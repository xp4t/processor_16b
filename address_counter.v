==> flow/design.v <==
`timescale 1ns / 1ps
module address_counter(
input clk, reset, 
output reg [15:0] add
    ); 
	always@ (posedge clk)
	begin 
		if (reset == 1'b1) 
		add <= 16'b0000_0000_0000_0000; 
		else 
		add <= add + 16'b0000_0000_0000_0001; 
	end 
endmodule
Step by step through the tools: address_counter --
The steps from the RTL of address_counter to its reports follow in flow order. Lines are those of the file above, counted from 1. The mark n/a stands for no value.
Inputs: design top address_counter, clock input clk, library sky130hd, corner tt_025C_1v80

Word-level counts --
Source: Yosys, flattened and elaborated, memories not mapped. Widths are those after wreduce; folded enables and synchronous resets count as part of the registers. Registers that Yosys merges into a memory's read port (data or address) are not register bits. Print and check cells do not count. Equal cells are merged and count once.
Bit counts: cells after elaboration 2, output and inout bits 16, bits in latches 0, clocked read ports x word width 0, memories kept 0, bits in read-only memories 0, input port bits 2, RAM bits 0, register bits after elaboration 16
Operators by class: magnitude comparators 0, reduce/logical cells 0, multiply operators 0, shifts and indexed selects 0, muxes and demuxes 0, bitwise logic cells 0, $add $sub $neg 1, divide/modulo/power cells 0, equal/unequal tests 0
Operators by type and width (count):
- adder 16 x 1 -> 16 bit with constant B | 1

Depth --
Yosys ltp: most cells in a row. Word level: on the elaborated netlist, between registers, memories and ports. Mapped: between sequential cells and ports; inverters and the memories' decode and read muxes count.
Depth: depth in word-level cells 1, ABC_AREA 0, depth in mapped cells 4, gate-level depth less buffers 4

Synthesis result --
Yosys stat after the flow's synthesis: flattened, memories mapped to cells. It holds for the ABC_AREA given above (unset counts as 0); a run with the other value may have another netlist. The area totals of this step are shown rounded.
Cells by type:
- sky130_fd_sc_hd__dfxtp_1 | count 16, area in all 320.307 µm²
- sky130_fd_sc_hd__nor4_4 | count 2, area in all 42.541 µm²
- sky130_fd_sc_hd__a21oi_1 | count 7, area in all 35.034 µm²
- sky130_fd_sc_hd__mux2_1 | count 3, area in all 33.782 µm²
- sky130_fd_sc_hd__nor2b_1 | count 5, area in all 31.28 µm²
- sky130_fd_sc_hd__nand3_1 | count 6, area in all 30.029 µm²
- sky130_fd_sc_hd__nor2_1 | count 8, area in all 30.029 µm²
- sky130_fd_sc_hd__o31ai_1 | count 4, area in all 30.029 µm²
- sky130_fd_sc_hd__or4_1 | count 4, area in all 30.029 µm²
- sky130_fd_sc_hd__nand4_4 | count 1, area in all 21.27 µm²
- sky130_fd_sc_hd__or3_1 | count 3, area in all 18.768 µm²
- sky130_fd_sc_hd__xor2_1 | count 2, area in all 17.517 µm²
- sky130_fd_sc_hd__nand2_1 | count 4, area in all 15.014 µm²
- sky130_fd_sc_hd__o21ai_0 | count 3, area in all 15.014 µm²
- sky130_fd_sc_hd__ha_1 | count 1, area in all 12.512 µm²
- sky130_fd_sc_hd__nand4_2 | count 1, area in all 12.512 µm²
- sky130_fd_sc_hd__nor4_1 | count 2, area in all 12.512 µm²
- sky130_fd_sc_hd__buf_6 | count 1, area in all 11.261 µm²
Not listed: further types 5, cells in them 8.
Synthesis totals: cell area after synthesis 764.5 µm², sequential area 320.3 µm², flip-flops 16, cell count 81, buffers 3

Worst setup path after synthesis --
Path of least setup slack by OpenSTA after synthesis, without wires, with an ideal clock, recovery checks aside; 20% of the period is set as input and as output delay. Where synthesis merged equal registers, the netlist keeps one of their names.
Timing post-synthesis: path kind reg2reg, start register add[0], end register add[14], path buffers 0, required time 1.607 ns, slack 0.160 ns, delay of the path 1.569 ns, time at the first pin 0.000 ns, driving pins on the path 5, arrival time 1.446 ns, library setup time 0.123 ns, clock period 1.73 ns, period reached after synthesis 1.57 ns
"delay of the path" is the arrival time less input delay plus setup time. "driving pins on the path" counts driving pins, that of a launching flip-flop among them; a cell with two outputs on the path counts twice. "period reached after synthesis" = period - worst setup slack (recovery checks aside). The figure is calculated, with input and output delays left at 20% of the set period. Between the ends stands the longest chain of elaborated cells between them, by number of cells; it is not shown to be the way that was timed. Of several equally long chains one is given. A line is the first line of the expression or statement that the cell stems from. Yosys adds cells for indexed reads and writes and turns some case tables into memories.
On the way, post-synthesis: path through sky130_fd_sc_hd__dfxtp_1 > sky130_fd_sc_hd__ha_1 > sky130_fd_sc_hd__nand2_1 > sky130_fd_sc_hd__nor4_4 > sky130_fd_sc_hd__mux2_1, cells in the longest elaborated chain 1, elaborated cells between the ends (all ways) 1, source lines of those cells 1, those cells by class add/sub (1)
Ends and longest elaborated chain, post-synthesis:
- start: declaration | line 4 | output reg [15:0] add
- start: assignment | line 9 | add <= 16'b0000_0000_0000_0000;
- start: assignment | line 11 | add <= add + 16'b0000_0000_0000_0001;
- adder 16 x 1 -> 16 bit | line 11
- end: assignment | line 9
- end: assignment | line 11
- end: declaration | line 4

Path in the finished layout --
Path of least setup slack in the final report of run 1 (OpenROAD, finished layout, wires in). Where an end is a register, its clock arrival counts in the times.
Timing post-layout: path kind reg2reg, start register add[1], end register add[14], time at the first pin 0.28 ns, library setup time 0.10 ns, slack -0.05 ns, path buffers 0, required time 1.49 ns, clock period 1.31 ns, arrival time 1.54 ns, driving pins on the path 5
Between the ends stands the longest chain of elaborated cells between them, by number of cells; it is not shown to be the way that was timed. Of several equally long chains one is given.
On the way, post-layout: path through sky130_fd_sc_hd__dfxtp_4 > sky130_fd_sc_hd__ha_4 > sky130_fd_sc_hd__nand2_4 > sky130_fd_sc_hd__nor4_4 > sky130_fd_sc_hd__mux2_4, cells in the longest elaborated chain 1, elaborated cells between the ends (all ways) 1, source lines of those cells 1, those cells by class add/sub (1)
Ends and longest elaborated chain, post-layout:
- start: declaration | line 4 | output reg [15:0] add
- start: assignment | line 9 | add <= 16'b0000_0000_0000_0000;
- start: assignment | line 11 | add <= add + 16'b0000_0000_0000_0001;
- adder 16 x 1 -> 16 bit | line 11
- end: assignment | line 9
- end: assignment | line 11
- end: declaration | line 4

Below are 2 stored runs of the flow (Yosys, OpenROAD; platform sky130hd) on address_counter, each with its settings and what was measured, unordered. Constraints: input delay and output delay 20% of the set period each, output load 0.01 pF.
By "achieved clock period" is meant the clock period of the run minus its worst setup slack. This is arithmetic on one report: input and output delays are still those of the set period (20% each).
"worst setup path time" means the part of the period allowed to the worst setup path (the constraints hold back 20% at inputs and 20% at outputs) less its slack; where the path has registers, the arrival times of their clocks count too.
"power" rests on the timing tool's default activity at the inputs, not on a simulated workload.
Measured values are rounded.
[run 1] settings: period_ns=1.31, CORE_UTILIZATION=44, PLACE_DENSITY_LB_ADDON=0.17, GPL_TIMING_DRIVEN=0, CTS_CLUSTER_SIZE=83, CAP_MARGIN=25, SLEW_MARGIN=35, CORE_MARGIN=2
[run 1] result: chip area after synthesis (Yosys) 764.5 µm², die area 2087 µm², standard-cell area of the final layout 1225 µm², utilization 73.3 %, worst setup slack after layout -0.052 ns, total negative slack -0.222 ns, worst hold slack 0.507 ns, power 0.0008324 W, achieved clock period 1.362 ns, worst setup path time 1.36 ns, worst setup path kind reg2reg
[run 2] settings: period_ns=2.17, CORE_UTILIZATION=20, SETUP_SLACK_MARGIN=0.5, PLACE_DENSITY_LB_ADDON=0.17, GPL_ROUTABILITY_DRIVEN=0, CAP_MARGIN=20, CORE_MARGIN=2, SLEW_MARGIN=20
[run 2] result: chip area after synthesis (Yosys) 764.5 µm², die area 4333 µm², standard-cell area of the final layout 1065 µm², utilization 29.1 %, worst setup slack after layout 0.543 ns, total negative slack 0.000 ns, worst hold slack 0.473 ns, power 0.000599 W, achieved clock period 1.627 ns, worst setup path time 1.19 ns, worst setup path kind reg2out
